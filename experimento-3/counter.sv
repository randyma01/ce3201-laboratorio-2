==> flow/design.v <==
module counter #(parameter N=6)
(
  input logic clk,
  input logic rst,
  output logic [13:0] result
);
  logic [N-1:0] number;
  flip_flop counter(clk, rst, number);
  deco deco_display(number, result);
endmodule 
module deco #(parameter N=6)
(
  input logic [N-1:0] number, 
  output logic [13:0] result
);
  always_comb
    begin
	   case (number)
		  0 : result=14'b10000001111111;
		  1 : result=14'b11110011111111;
		  2 : result=14'b01001001111111;
		  3 : result=14'b01100001111111;
		  4 : result=14'b00110011111111;
		  5 : result=14'b00100101111111;
		  6 : result=14'b00000101111111;
		  7 : result=14'b11110001111111;
		  8 : result=14'b00000001111111;
		  9 : result=14'b00110001111111;
		  10 : result=14'b10000001111001;
		  11 : result=14'b11110011111001;
		  12 : result=14'b01001001111001;
		  13 : result=14'b01100001111001;
		  14 : result=14'b00110011111001;
		  15 : result=14'b00100101111001;
		  16 : result=14'b00000101111001;
		  17 : result=14'b11110001111001;
		  18 : result=14'b00000001111001;
		  19 : result=14'b00110001111001;
		  20 : result=14'b10000000100100;
		  21 : result=14'b11110010100100;
		  22 : result=14'b01001000100100;
		  23 : result=14'b01100000100100;
		  24 : result=14'b00110010100100;
		  25 : result=14'b00100100100100;
		  26 : result=14'b00000100100100;
		  27 : result=14'b11110000100100;
		  28 : result=14'b00000000100100;
		  29 : result=14'b00110000100100;
		  30 : result=14'b10000000110000;
		  31 : result=14'b11110010110000;
		  32 : result=14'b01001000110000;
		  33 : result=14'b01100000110000;
		  34 : result=14'b00110010110000;
		  35 : result=14'b00100100110000;
		  36 : result=14'b00000100110000;
		  37 : result=14'b11110000110000;
		  38 : result=14'b00000000110000;
		  39 : result=14'b00110000110000;
		  40 : result=14'b10000000011001;
		  41 : result=14'b11110010011001;
		  42 : result=14'b01001000011001;
		  43 : result=14'b01100000011001;
		  44 : result=14'b00110010011001;
		  45 : result=14'b00100100011001;
		  46 : result=14'b00000100011001;
		  47 : result=14'b11110000011001;
		  48 : result=14'b00000000011001;
		  49 : result=14'b00110000011001;
		  50 : result=14'b10000000010010;
		  51 : result=14'b11110010010010;
		  52 : result=14'b01001000010010;
		  53 : result=14'b01100000010010;
		  54 : result=14'b00110010010010;
		  55 : result=14'b00100100010010;
		  56 : result=14'b00000100010010;
		  57 : result=14'b11110000010010;
		  58 : result=14'b00000000010010;
		  59 : result=14'b00110000010010;
		  60 : result=14'b10000000000010;
		  61 : result=14'b11110010000010;
		  62 : result=14'b01001000000010;
		  63 : result=14'b01100000000010;
		  default : result=14'b11111111111111; 
       endcase
	  end
endmodule 
module flip_flop #(parameter N=6)
(
  input logic clk,
  input logic rst,
  output logic [N-1:0] number
);
  always_ff@(posedge clk or negedge rst)
  begin
    if (!rst)
	   number=0;
	else if (number == 2**N)
			number=0;
		else
			number=number+1;
	end
endmodule 
# Tool chain data of counter
# What the tools print for counter, step after step.
# Lines are those of the file above, counted from 1.
# Operators: Yosys type, input widths -> output width; for muxes data width and select width s.
# Library cell names are shortened.
inputs:
  top_module: "counter"
  clk_port: "clk"
  library: "sky130hd"
  corner: "tt_025C_1v80"

# After elaboration
# Counts by Yosys on the flattened word-level netlist (proc, flatten, opt, wreduce; memories kept). Register bits leave out memories and registers merged into their read ports (data or address); mux counts leave out enables and synchronous resets folded into registers. Print and check cells are left out. Cells with the same type and inputs are merged into one.
# Memory sizes are those after Yosys's memory passes, which may raise the word count (mostly to a power of two), join words into wider ones and drop unused or constant bits.
word_totals:
  ff_bits: 6
  rom_bits: 896
  memories: 1
  in_bits: 2
  out_inout_bits: 14
op_classes:
  n_addsub: 1
memory_table:
  columns: ["memory", "size", "width", "rd", "write_ports", "line", "text"]
  rows:
  - ["(no name shown)", 64, 14, 1, 0, 18, "case (number)"]
op_table:
  columns: ["op", "count"]
  rows:
  - ["$add 6x1->6 const B", 1]

# Depth
# Longest topological path by Yosys (ltp), each cell counted once; first at word level (registers and memories cut), then after technology mapping (sequential cells cut; the memories' decode and read muxes count).
depth:
  depth_word: 1
  ABC_AREA: 1
  mapped_depth: 10

# Synthesis result
# Yosys stat after the flow's synthesis: flattened, memories mapped to cells. It holds for the ABC_AREA given above (unset counts as 0); a run with the other value may have another netlist.
# Totals and module areas in this step are rounded.
by_type:
  columns: ["cell", "count", "area_total_um2"]
  rows:
  - ["nand2_1", 85, 319.056]
  - ["dfrtp_1", 6, 150.144]
  - ["nand3_1", 22, 110.106]
  - ["ha_1", 8, 100.096]
  - ["nor2_1", 22, 82.579]
  - ["o21ai_0", 7, 35.034]
  - ["buf_6", 3, 33.782]
  - ["inv_1", 9, 33.782]
  - ["buf_4", 4, 30.029]
  - ["xor2_1", 3, 26.275]
  - ["a21oi_1", 5, 25.024]
  - ["o21ai_1", 5, 25.024]
  - ["inv_2", 6, 22.522]
  - ["nor2_8", 1, 20.019]
  - ["nand2_2", 3, 18.768]
  - ["nor2_2", 3, 18.768]
  - ["nand2_4", 1, 11.261]
  - ["buf_2", 2, 10.01]
# Other cell types: 7; their cells: 7.
synth_totals:
  mapped_cells: 202
  yosys_area_um2: 1120
  flip_flops: 6

# Timing after synthesis
# OpenSTA on the mapped netlist: ideal clock, no wires. The path of least setup slack (recovery checks aside). Input and output delay are each 20% of the period. Register names are those of the netlist, which keeps one name where synthesis merged equal registers.
synth_timing:
  kind: "reg2out"
  from: "register counter.number[1]"
  to: "output result[10]"
  clock_period_ns: 2.95
  out_delay_ns: 0.590
  t_first_pin_ns: 0.000
  arrival_time_ns: 1.428
  slack_ns: 0.932
  delay_ns: 1.428
  stages: 8
  n_path_buf: 0
  period_less_setup_slack_ns: 2.018
# "delay_ns" is the arrival time less input delay plus setup time.
# At an output port there is no setup time.
# "stages": output pins that drive a net of the path, with the launching flip-flop's if there is one; two outputs of one cell count as two.
# "period_less_setup_slack_ns" is the clock period less the worst setup slack; recovery checks do not enter. This is arithmetic on one report: input and output delays are still those of the set period (20% each).
# Between the ends stands the longest chain of elaborated cells between them, by number of cells; it is not shown to be the way that was timed. Of several equally long chains one is given.
# Each line given opens the expression or statement behind the cell; cells for indexed reads and writes are added by Yosys, which also makes memories of some case tables.
# The chain passes a memory read, where the word-level depth is cut; so it can be longer than that depth.
# A register here has more assigning lines than the two given.
synth_via:
  path_cell_list: "dfrtp_1 > inv_1 > ha_1 > o21ai_0 > nand2_1 > nand3_1 > nor2_1 > nor2_1"
  elab_chain_cells: 1
synth_lines:
  columns: ["element", "line", "text"]
  rows:
  - ["start: declaration", 91, "output logic [N-1:0] number"]
  - ["start: assignment", 96, "number=0;"]
  - ["start: assignment", 100, "number=number+1;"]
  - ["$mem_v2 64x14", 18, "case (number)"]
  - ["end: declaration", 5, "output logic [13:0] result"]

# Path in the finished layout
# From the final timing report of job 1: the path of least setup slack in the routed layout; clock arrival at registers is part of the times.
layout_timing:
  kind: "reg2out"
  from: "register counter.number[0]"
  to: "output result[10]"
  clock_period_ns: 3.0
  out_delay_ns: 0.60
  t_first_pin_ns: 0.22
  arrival_time_ns: 2.24
  slack_ns: 0.16
  stages: 9
  n_path_buf: 1
# Between the ends stands the longest chain of elaborated cells between them, by number of cells; it is not shown to be the way that was timed. Of several equally long chains one is given.
# The chain passes a memory read, where the word-level depth is cut; so it can be longer than that depth.
# A register here has more assigning lines than the two given.
layout_via:
  path_cell_list: "dfrtp_1 > inv_2 > ha_1 > o21ai_0 > nand2_1 > nand3_1 > nor2_1 > nor2_1 > clkdlybuf4s50_1"
  elab_chain_cells: 1
layout_lines:
  columns: ["element", "line", "text"]
  rows:
  - ["start: declaration", 91, "output logic [N-1:0] number"]
  - ["start: assignment", 96, "number=0;"]
  - ["start: assignment", 100, "number=number+1;"]
  - ["$mem_v2 64x14", 18, "case (number)"]
  - ["end: declaration", 5, "output logic [13:0] result"]

==> results <==
Settings and measured results of 2 stored flow runs for module counter (sky130hd), not sorted in any way. The constraints put input and output delay at 20% of the set period each and load the outputs with 0.01 pF.
By "period_reached_ns" is meant the clock period of the run minus its worst setup slack. This is arithmetic on one report: input and output delays are still those of the set period (20% each).
"worst_setup_path_time_ns" means the part of the period allowed to the worst setup path (the constraints hold back 20% at inputs and 20% at outputs) less its slack; where the path has registers, the arrival times of their clocks count too.
"power.total_mw" is the tool's figure for a default switching activity; nothing was simulated.
Measured values are rounded.

--- job 1 ---
==> flow/run.sh <==
#!/bin/bash
# the make line also repeats the synthesis and layout settings of config.mk as NAME=value (left out here)
make -C /OpenROAD-flow-scripts/flow DESIGN_CONFIG=/design/flow/config.mk WORK_HOME=/design/flow/orfs CLKGATE_MAP_FILE= finish
==> flow/config.mk <==
export PLATFORM = sky130hd
export DESIGN_NAME = counter
export DESIGN_NICKNAME = counter
export VERILOG_FILES = /design/flow/design.v
export SDC_FILE = /design/flow/constraint.sdc
export NUM_CORES = 4
export LEC_CHECK = 0
export ABC_AREA = 1
export CAP_MARGIN = 20
export CORE_ASPECT_RATIO = 0.56
export CORE_MARGIN = 2
export CORE_UTILIZATION = 17
export CTS_CLUSTER_SIZE = 73
export GPL_ROUTABILITY_DRIVEN = 1
export GPL_TIMING_DRIVEN = 1
export PLACE_DENSITY_LB_ADDON = 0.27
export SLEW_MARGIN = 20
export TNS_END_PERCENT = 80
==> flow/constraint.sdc <==
create_clock -name core_clock -period 3.0 [get_ports {clk}]
set_input_delay 0.6000 -clock core_clock [delete_from_list [all_inputs] [get_ports {clk}]]
set_output_delay 0.6000 -clock core_clock [all_outputs]
set_load 0.01 [all_outputs]

==> results, as YAML <==
results:
  finalCellArea_um2: 1410
  power.total_mw: 0.296
  fin_tns_ns: 0.000
  worst_setup_path_time_ns: 2.24
  timing.worst_path_kind: "reg2out"
  fin_util_pct: 21.9
  fin_ws_ns: 0.159
  design.die.area_um2: 7270
  ys_area_um2: 1120
  period_reached_ns: 2.841

--- job 2 ---
==> flow/run.sh <==
#!/bin/bash
# the make line also repeats the synthesis and layout settings of config.mk as NAME=value (left out here)
make -C /OpenROAD-flow-scripts/flow DESIGN_CONFIG=/design/flow/config.mk WORK_HOME=/design/flow/orfs CLKGATE_MAP_FILE= finish
==> flow/config.mk <==
export PLATFORM = sky130hd
export DESIGN_NAME = counter
export DESIGN_NICKNAME = counter
export VERILOG_FILES = /design/flow/design.v
export SDC_FILE = /design/flow/constraint.sdc
export NUM_CORES = 4
export LEC_CHECK = 0
export CAP_MARGIN = 35
export CELL_PAD_IN_SITES_DETAIL_PLACEMENT = 0
export CORE_ASPECT_RATIO = 0.56
export CORE_MARGIN = 2
export CORE_UTILIZATION = 48
export GPL_ROUTABILITY_DRIVEN = 1
export GPL_TIMING_DRIVEN = 0
export SETUP_SLACK_MARGIN = -0.14
export SLEW_MARGIN = 35
export TNS_END_PERCENT = 5
==> flow/constraint.sdc <==
create_clock -name core_clock -period 3.8 [get_ports {clk}]
set_input_delay 0.7600 -clock core_clock [delete_from_list [all_inputs] [get_ports {clk}]]
set_output_delay 0.7600 -clock core_clock [all_outputs]
set_load 0.01 [all_outputs]

==> results, as YAML <==
results:
  finalCellArea_um2: 1420
  power.total_mw: 0.167
  fin_tns_ns: 0.000
  worst_setup_path_time_ns: 2.85
  timing.worst_path_kind: "reg2out"
  fin_util_pct: 60.8
  fin_ws_ns: 0.195
  design.die.area_um2: 2910
  ys_area_um2: 1190
  period_reached_ns: 3.605
